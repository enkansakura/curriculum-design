==> flow/design.v <==
module decoder_lsh (
    input [3:0] din,
    output reg [15:0] dout
);
    always @(*) begin
        case (din)
            4'b0000: dout <= 16'b1111111111111111;
            4'b0001: dout <= 16'b0111111111111111;
            4'b0010: dout <= 16'b0011111111111111;
            4'b0011: dout <= 16'b0001111111111111;
            4'b0100: dout <= 16'b0000111111111111;
            4'b0101: dout <= 16'b0000011111111111;
            4'b0110: dout <= 16'b0000001111111111;
            4'b0111: dout <= 16'b0000000111111111;
            4'b1000: dout <= 16'b0000000011111111;
            4'b1001: dout <= 16'b0000000001111111;
            4'b1010: dout <= 16'b0000000000111111;
            4'b1011: dout <= 16'b0000000000011111;
            4'b1100: dout <= 16'b0000000000001111;
            4'b1101: dout <= 16'b0000000000000111;
            4'b1110: dout <= 16'b0000000000000011;
            4'b1111: dout <= 16'b0000000000000001;
            default: dout <= 16'b0;
        endcase
    end
endmodule  
module decoder_rsh (
    input [3:0] din,
    output reg [15:0] dout
);
    always @(*) begin
        case (din)
            4'b0000: dout <= 16'b1111111111111111;
            4'b0001: dout <= 16'b1111111111111110;
            4'b0010: dout <= 16'b1111111111111100;
            4'b0011: dout <= 16'b1111111111111000;
            4'b0100: dout <= 16'b1111111111110000;
            4'b0101: dout <= 16'b1111111111100000;
            4'b0110: dout <= 16'b1111111111000000;
            4'b0111: dout <= 16'b1111111110000000;
            4'b1000: dout <= 16'b1111111100000000;
            4'b1001: dout <= 16'b1111111000000000;
            4'b1010: dout <= 16'b1111110000000000;
            4'b1011: dout <= 16'b1111100000000000;
            4'b1100: dout <= 16'b1111000000000000;
            4'b1101: dout <= 16'b1110000000000000;
            4'b1110: dout <= 16'b1100000000000000;
            4'b1111: dout <= 16'b1000000000000000;
            default: dout <= 16'b0;
        endcase
    end
endmodule  
module decoder_sar (
    input [3:0] din,
    output reg [15:0] dout
);
    always @(*) begin
        case (din)
            4'b0000: dout <= 16'b0000000000000000;
            4'b0001: dout <= 16'b0000000000000001;
            4'b0010: dout <= 16'b0000000000000011;
            4'b0011: dout <= 16'b0000000000000111;
            4'b0100: dout <= 16'b0000000000001111;
            4'b0101: dout <= 16'b0000000000011111;
            4'b0110: dout <= 16'b0000000000111111;
            4'b0111: dout <= 16'b0000000001111111;
            4'b1000: dout <= 16'b0000000011111111;
            4'b1001: dout <= 16'b0000000111111111;
            4'b1010: dout <= 16'b0000001111111111;
            4'b1011: dout <= 16'b0000011111111111;
            4'b1100: dout <= 16'b0000111111111111;
            4'b1101: dout <= 16'b0001111111111111;
            4'b1110: dout <= 16'b0011111111111111;
            4'b1111: dout <= 16'b0111111111111111;
            default: dout <= 16'b1;
        endcase
    end
endmodule  
module lsh_data (
    input [15:0] din,
    input [3:0] s,
    output wire [15:0] dout
);
    wire [15:0] dec_out;
    decoder_lsh dec0(s, dec_out);
    assign dout = din & dec_out;
endmodule  
module mux4b2_1 (
    input [3:0] a,
    input [3:0] b,
    input sel,
    output reg [3:0] y
);
    always @(*) begin
        if (sel)
            y <= b;
        else
            y <= a;
    end
endmodule  
module ror_shifter16 (
    input [15:0] din,
    input [3:0] s,
    output wire [15:0] dout
);
    wire [15:0] dout_1, dout_2, dout_3;
    mux4b2_1  m0(din[15:12], din[7:4], s[3], dout_3[15:12]);
    mux4b2_1  m1(din[11:8], din[3:0], s[3], dout_3[11:8]);
    mux4b2_1  m2(din[7:4], din[15:12], s[3], dout_3[7:4]);
    mux4b2_1  m3(din[3:0], din[11:8], s[3], dout_3[3:0]);
    mux4b2_1  m4(dout_3[15:12], dout_3[3:0], s[2], dout_2[15:12]);
    mux4b2_1  m5(dout_3[11:8], dout_3[15:12], s[2], dout_2[11:8]);
    mux4b2_1  m6(dout_3[7:4], dout_3[11:8], s[2], dout_2[7:4]);
    mux4b2_1  m7(dout_3[3:0], dout_3[7:4], s[2], dout_2[3:0]);
    mux4b2_1  m8(dout_2[15:12], { dout_2[1:0], dout_2[15:14] }, s[1], dout_1[15:12]);
    mux4b2_1  m9(dout_2[11:8], dout_2[13:10], s[1], dout_1[11:8]);
    mux4b2_1 m10(dout_2[7:4], dout_2[9:6], s[1], dout_1[7:4]);
    mux4b2_1 m11(dout_2[3:0], dout_2[5:2], s[1], dout_1[3:0]);
    mux4b2_1 m12(dout_1[15:12], { dout_1[0], dout_1[15:13] }, s[0], dout[15:12]);
    mux4b2_1 m13(dout_1[11:8], dout_1[12:9], s[0], dout[11:8]);
    mux4b2_1 m14(dout_1[7:4], dout_1[8:5], s[0], dout[7:4]);
    mux4b2_1 m15(dout_1[3:0], dout_1[4:1], s[0], dout[3:0]);
endmodule  
module s_reverse (
    input [3:0] sin,
    output wire [3:0] sout
);
    assign sout[3:0] = ~sin + 1;
endmodule  
module sar_data (
    input [15:0] din,
    input [3:0] s,
    output wire [15:0] dout
);
    wire [15:0] dec_out_0, dec_out_1;
    decoder_sar dec0(s, dec_out_0);
    decoder_rsh dec1(s, dec_out_1);
    assign dout = (din & dec_out_1) | ({ 16{ din[15] } } & dec_out_0);
endmodule  
module shr_data (
    input [15:0] din,
    input [3:0] s,
    output wire [15:0] dout
);
    wire [15:0] dec_out;
    decoder_rsh dec0(s, dec_out);
    assign dout = din & dec_out;
endmodule  
module univ_shift_reg (
    input clk, rstn, load,
    input [15:0] data_in,
    input [3:0] shift,
    input [2:0] mode,
    output reg [15:0] data_out
);
    reg [15:0] data;
    wire [15:0] data_shift;
    univ_shifter u0(data, shift, mode, data_shift);
    always @(posedge clk or negedge rstn) begin
        if (~rstn) begin
            data <= 16'b0;
        end
        else if (load)begin
            data <= data_in;
            data_out <= data_in;
        end
        else begin
            data <= data_shift;
            data_out <= data_shift;
        end
    end
endmodule  
module univ_shifter (
    input [15:0] data_in,
    input [3:0] shift,
    input [2:0] mode,
    output reg [15:0] data_out
);
    wire [15:0] din_lsh, din_shr, din_sar;
    wire [3:0] lshift;
    wire [15:0] dout_rol, dout_ror, dout_lsh, dout_shr, dout_sar;
    s_reverse a0(shift, lshift);
    lsh_data d1(data_in, shift, din_lsh);
    shr_data d2(data_in, shift, din_shr);
    sar_data d3(data_in, shift, din_sar);
    ror_shifter16 s0(data_in, lshift, dout_rol);
    ror_shifter16 s1(data_in, shift, dout_ror);
    ror_shifter16 s2(din_lsh, lshift, dout_lsh);
    ror_shifter16 s3(din_shr, shift, dout_shr);
    ror_shifter16 s4(din_sar, shift, dout_sar);
    always @(*) begin
        case (mode)
            3'b100: data_out <= dout_rol;
            3'b110: data_out <= dout_rol;
            3'b101: data_out <= dout_ror;
            3'b111: data_out <= dout_ror;
            3'b000: data_out <= dout_lsh;
            3'b010: data_out <= dout_lsh;
            3'b001: data_out <= dout_shr;
            3'b011: data_out <= dout_sar;
            default: data_out <= data_in;
        endcase
    end
endmodule  
Step by step through the tools: univ_shift_reg
The steps from the RTL of univ_shift_reg to its reports follow in flow order.
Line numbers count from 1 in the design file above.
Operators: Yosys type, input widths -> output width; for muxes data width and select width s.
A cell with -- has no value.
- design top: univ_shift_reg
- clock: clk
- library: sky130hd
- timing corner: tt_025C_1v80

Word level
Counts by Yosys on the flattened word-level netlist (proc, flatten, opt, wreduce; memories kept). Register bits leave out memories and registers merged into their read ports (data or address). Print and check cells are left out.
Memory sizes are those after Yosys's memory passes, which may raise the word count (mostly to a power of two), join words into wider ones and drop unused or constant bits.
- $add $sub $neg: 1
- eq/ne operators: 7
- muxes and demuxes at 82
- bitwise gates (word level): 6
- noted reduce/logical cells: 4
- operators by type and width (operator ; number):
    $mux 4 ; 80
    $pmux 16 s5 ; 1
    $and 16x16->16 ; 4
    $or 16x16->16 ; 1
    $mux 16 ; 1
    $eq 3x3->1 const B ; 4
    $reduce_or 2->1 ; 3
    $eq 3x2->1 const B ; 2
    $add 4x1->4 const B ; 1
    $not 4->4 ; 1
    $eq 3x1->1 const B ; 1
    $logic_not 3->1 ; 1
- register bits after elaboration at 32
- memory bits (read-only) at 960
- memories kept at 4
- noted bits of input ports: 26
- noted output and inout bits: 16
- word-level cells: 106
- memories (memory ; depth ; bits a word ; read ports ; write ports ; RTL line ; source):
    (name not given) ; 16 ; 15 ; 1 ; 0 ; 6 ; case (din)
    (name not given) ; 16 ; 15 ; 1 ; 0 ; 32 ; case (din)
    (name not given) ; 16 ; 15 ; 1 ; 0 ; 58 ; case (din)
    (name not given) ; 16 ; 15 ; 1 ; 0 ; 32 ;

Depth
Depth = most cells in a row (Yosys ltp): at word level without a register or memory, in the mapped netlist without a sequential cell, where the memories' decode and read muxes count.
- word-level depth at 8
- noted ABC_AREA: 0
- mapped depth at 17
- depth with buffers taken out at 11

After synthesis
The flow's flattened synthesis, as Yosys stat reports it; memories are mapped. The netlist is that of the ABC_AREA named above (0 if unset); the other value can give another one.
- noted standard cells after synthesis: 629
- noted chip area (Yosys): 0.0052325 sq mm
- sequential area: 0.0008808 sq mm
- flip-flops: 32
- buffers: 80
- cell types (type ; number ; area in all (sq um)):
    sky130_fd_sc_hd__mux2i_1 ; 64 ; 640.614
    sky130_fd_sc_hd__edfxtp_1 ; 16 ; 480.461
    sky130_fd_sc_hd__mux4_2 ; 21 ; 472.954
    sky130_fd_sc_hd__dfrtp_1 ; 16 ; 400.384
    sky130_fd_sc_hd__mux2_2 ; 21 ; 236.477
    sky130_fd_sc_hd__clkbuf_1 ; 59 ; 221.462
    sky130_fd_sc_hd__nand2_1 ; 43 ; 161.405
    sky130_fd_sc_hd__nor2_1 ; 40 ; 150.144
    sky130_fd_sc_hd__o21ai_0 ; 29 ; 145.139
    sky130_fd_sc_hd__a21oi_1 ; 28 ; 140.134
    sky130_fd_sc_hd__mux4_1 ; 5 ; 131.376
    sky130_fd_sc_hd__o211ai_1 ; 15 ; 112.608
    sky130_fd_sc_hd__nand3_1 ; 22 ; 110.106
    sky130_fd_sc_hd__a211oi_1 ; 13 ; 97.594
    sky130_fd_sc_hd__a31oi_1 ; 13 ; 81.328
    sky130_fd_sc_hd__nand2b_1 ; 13 ; 81.328
    sky130_fd_sc_hd__a32oi_1 ; 9 ; 78.826
    sky130_fd_sc_hd__a22oi_1 ; 10 ; 75.072
Other cell types: 58; their cells: 192.
The figures by module come from a second, unflattened synthesis with its own total; it is not the netlist above.
- cell total of the unflattened synthesis at 594
- area total of the unflattened synthesis: 0.0062698 sq mm
Each row is one instance without its submodules.
- modules (module ; times used ; cells ; area (sq mm) ; sequential area (sq mm)):
    mux4b2_1 ; 80 ; 4 ; 0.000045 ; 0
    univ_shift_reg ; 1 ; 50 ; 0.0011298 ; 0.0008808
    univ_shifter ; 1 ; 79 ; 0.0005593 ; 0
    decoder_rsh ; 2 ; 22 ; 0.0001326 ; 0
    sar_data ; 1 ; 18 ; 0.0001614 ; 0
    decoder_sar ; 1 ; 22 ; 0.0001564 ; 0
    decoder_lsh ; 1 ; 22 ; 0.0001389 ; 0
    lsh_data ; 1 ; 16 ; 0.0001001 ; 0
    shr_data ; 1 ; 16 ; 0.0001001 ; 0
    s_reverse ; 1 ; 7 ; 0.0000551 ; 0
    ror_shifter16 ; 5 ; 0 ; 0 ; 0

Worst setup path after synthesis
OpenSTA on the mapped netlist: ideal clock, no wires. The path of least setup slack (recovery checks aside). Input and output delay are each 20% of the period. Register names are those of the netlist, which keeps one name where synthesis merged equal registers.
- path kind: input-to-reg
- from: in shift[0]
- to: reg data_out[15]
- noted period: 5.95 ns
- noted input delay: 1.190 ns
- library setup time at 0.278 ns
- time at the first pin: 1.190 ns
- noted arrival: 4.743 ns
- required time: 5.672 ns
- path slack at 0.929 ns
- noted delay of the path: 3.831 ns
- driving pins on the path at 15
- buffers on the path: 7
- noted synthesis period reached: 5.021 ns
"delay of the path" is the arrival time less input delay plus setup time.
"driving pins on the path": output pins that drive a net of the path, with the launching flip-flop's if there is one; two outputs of one cell count as two.
"synthesis period reached" is the clock period less the worst setup slack; recovery checks do not enter. This is arithmetic on one report: input and output delays are still those of the set period (20% each).
The rows between start and end are the longest chain of elaborated cells between them; the timing report does not say that the signal goes this way. Where chains are equally long, one stands for them.
Each line given opens the expression or statement behind the cell; cells for indexed reads and writes are added by Yosys, which also makes memories of some case tables.
The chain passes a memory read, where the word-level depth is cut; so it can be longer than that depth.
- cell sequence: sky130_fd_sc_hd__buf_2 -> sky130_fd_sc_hd__clkbuf_1 -> sky130_fd_sc_hd__clkbuf_1 -> sky130_fd_sc_hd__inv_1 -> sky130_fd_sc_hd__clkbuf_1 -> sky130_fd_sc_hd__clkbuf_1 -> sky130_fd_sc_hd__ha_1 -> sky130_fd_sc_hd__ha_1 -> sky130_fd_sc_hd__inv_1 -> sky130_fd_sc_hd__buf_1 -> sky130_fd_sc_hd__clkbuf_1 -> sky130_fd_sc_hd__mux2i_1 -> sky130_fd_sc_hd__nor2_1 -> sky130_fd_sc_hd__a2111oi_0 -> sky130_fd_sc_hd__a2bb2oi_1
- cells in the longest elaborated chain: 9
- elaborated cells on any way between the ends: 46
- source lines of those cells at 10
- those cells by class: 1 x add/sub; 35 x mux; 6 x logic; 4 x memory
- RTL lines, path after synthesis (what ; RTL line ; source):
    from (decl) ; 152 ; input [3:0] shift,
    $mem_v2 16x15 ; 32 ; case (din)
    $and 16x16->16 ; 138 ; assign dout = (din & dec_out_1) | ({ 16{ din[15] } } & dec_out_0);
    $or 16x16->16 ; 138 ;
    $mux 4 (4 in a row) ; 95 ; if (sel)
    $pmux 16 s5 ; 192 ; case (mode)
    $mux 16 ; 163 ; else if (load)begin
    to (assign) ; 165 ; data_out <= data_in;
    to (assign) ; 169 ; data_out <= data_shift;
    to (decl) ; 154 ; output reg [15:0] data_out

Path in the finished layout
From the final timing report of flow run 1: the path of least setup slack in the routed layout; clock arrival at registers is part of the times.
- path kind: input-to-reg
- from: in shift[3]
- to: reg data_out[10]
- noted period: 2.79 ns
- noted input delay: 0.56 ns
- library setup time at 0.27 ns
- time at the first pin: 0.56 ns
- noted arrival: 2.92 ns
- required time: 2.81 ns
- path slack at -0.11 ns
- driving pins on the path at 11
- buffers on the path: 4
The rows between start and end are the longest chain of elaborated cells between them; the timing report does not say that the signal goes this way. Where chains are equally long, one stands for them.
The chain passes a memory read, where the word-level depth is cut; so it can be longer than that depth.
- cell sequence: sky130_fd_sc_hd__buf_6 -> sky130_fd_sc_hd__or4_4 -> sky130_fd_sc_hd__nand2_4 -> sky130_fd_sc_hd__buf_4 -> sky130_fd_sc_hd__buf_6 -> sky130_fd_sc_hd__buf_8 -> sky130_fd_sc_hd__mux4_2 -> sky130_fd_sc_hd__mux2i_2 -> sky130_fd_sc_hd__o211a_1 -> sky130_fd_sc_hd__o32ai_2 -> sky130_fd_sc_hd__o22a_1
- cells in the longest elaborated chain: 9
- elaborated cells on any way between the ends: 48
- source lines of those cells at 10
- those cells by class: 1 x add/sub; 37 x mux; 6 x logic; 4 x memory
- RTL lines, path post-layout (what ; RTL line ; source):
    from (decl) ; 152 ; input [3:0] shift,
    $mem_v2 16x15 ; 32 ; case (din)
    $and 16x16->16 ; 138 ; assign dout = (din & dec_out_1) | ({ 16{ din[15] } } & dec_out_0);
    $or 16x16->16 ; 138 ;
    $mux 4 (4 in a row) ; 95 ; if (sel)
    $pmux 16 s5 ; 192 ; case (mode)
    $mux 16 ; 163 ; else if (load)begin
    to (assign) ; 165 ; data_out <= data_in;
    to (assign) ; 169 ; data_out <= data_shift;
    to (decl) ; 154 ; output reg [15:0] data_out

## Implementation results

Design univ_shift_reg on sky130hd. What follows are 2 stored runs of the flow, each under its own settings; their order means nothing. The constraints put input and output delay at 20% of the set period each and load the outputs with 0.01 pF.
"period reached" = clock period - worst setup slack. The figure is calculated, with input and output delays left at 20% of the set period.
"critical path time" = time allowed to the worst setup path (clock period - input delay - output delay, where it has them) - its slack; a late launch clock adds to it, a late capture clock takes from it.
By "total power after layout" is meant OpenSTA's value without simulated activity: inputs other than the clock are taken to toggle once in ten clock periods, and the tool carries that through the logic.

Flow run 1

==> flow/run.sh <==
#!/bin/bash
# the make line also repeats the synthesis and layout settings of config.mk as NAME=value (left out here)
make -C /OpenROAD-flow-scripts/flow DESIGN_CONFIG=/design/flow/config.mk WORK_HOME=/design/flow/orfs CLKGATE_MAP_FILE= finish
==> flow/config.mk <==
export PLATFORM = sky130hd
export DESIGN_NAME = univ_shift_reg
export DESIGN_NICKNAME = univ_shift_reg
export VERILOG_FILES = /design/flow/design.v
export SDC_FILE = /design/flow/constraint.sdc
export NUM_CORES = 4
export LEC_CHECK = 0
export CAP_MARGIN = 30
export CORE_ASPECT_RATIO = 1.35
export CORE_MARGIN = 2
export CORE_UTILIZATION = 23
export CTS_CLUSTER_DIAMETER = 356
export MIN_ROUTING_LAYER = met1
export PLACE_DENSITY_LB_ADDON = 0.18
export SETUP_SLACK_MARGIN = 0.15
export SLEW_MARGIN = 20
==> flow/constraint.sdc <==
create_clock -name core_clock -period 2.79 [get_ports {clk}]
set_input_delay 0.5580 -clock core_clock [delete_from_list [all_inputs] [get_ports {clk}]]
set_output_delay 0.5580 -clock core_clock [all_outputs]
set_load 0.01 [all_outputs]

Measured in flow run 1:
- netlist area reported by Yosys at 0.0052325 sq mm
- setup slack of the worst path: -0.112 ns
- final utilization: 36.5%
- noted the die footprint: 0.0239863 sq mm
- standard-cell area after layout: 0.0082179 sq mm
- noted the total power after layout: 3.462 mW
- critical path time: 2.34 ns
- worst path kind: input-to-reg
- noted the period reached: 2.902 ns
- noted the post-route setup TNS: -0.654 ns

Flow run 2

==> flow/run.sh <==
#!/bin/bash
# the make line also repeats the synthesis and layout settings of config.mk as NAME=value (left out here)
make -C /OpenROAD-flow-scripts/flow DESIGN_CONFIG=/design/flow/config.mk WORK_HOME=/design/flow/orfs CLKGATE_MAP_FILE= finish
==> flow/config.mk <==
export PLATFORM = sky130hd
export DESIGN_NAME = univ_shift_reg
export DESIGN_NICKNAME = univ_shift_reg
export VERILOG_FILES = /design/flow/design.v
export SDC_FILE = /design/flow/constraint.sdc
export NUM_CORES = 4
export LEC_CHECK = 0
export CAP_MARGIN = 20
export CORE_MARGIN = 2
export CORE_UTILIZATION = 40
export SLEW_MARGIN = 20
==> flow/constraint.sdc <==
create_clock -name core_clock -period 3.86 [get_ports {clk}]
set_input_delay 0.7720 -clock core_clock [delete_from_list [all_inputs] [get_ports {clk}]]
set_output_delay 0.7720 -clock core_clock [all_outputs]
set_load 0.01 [all_outputs]

Measured in flow run 2:
- netlist area reported by Yosys at 0.0052325 sq mm
- setup slack of the worst path: 0.490 ns
- final utilization: 47.5%
- noted the die footprint: 0.0140126 sq mm
- standard-cell area after layout: 0.006017 sq mm
- noted the total power after layout: 1.855 mW
- critical path time: 2.60 ns
- worst path kind: input-to-reg
- noted the period reached: 3.370 ns
- noted the post-route setup TNS: 0.000 ns
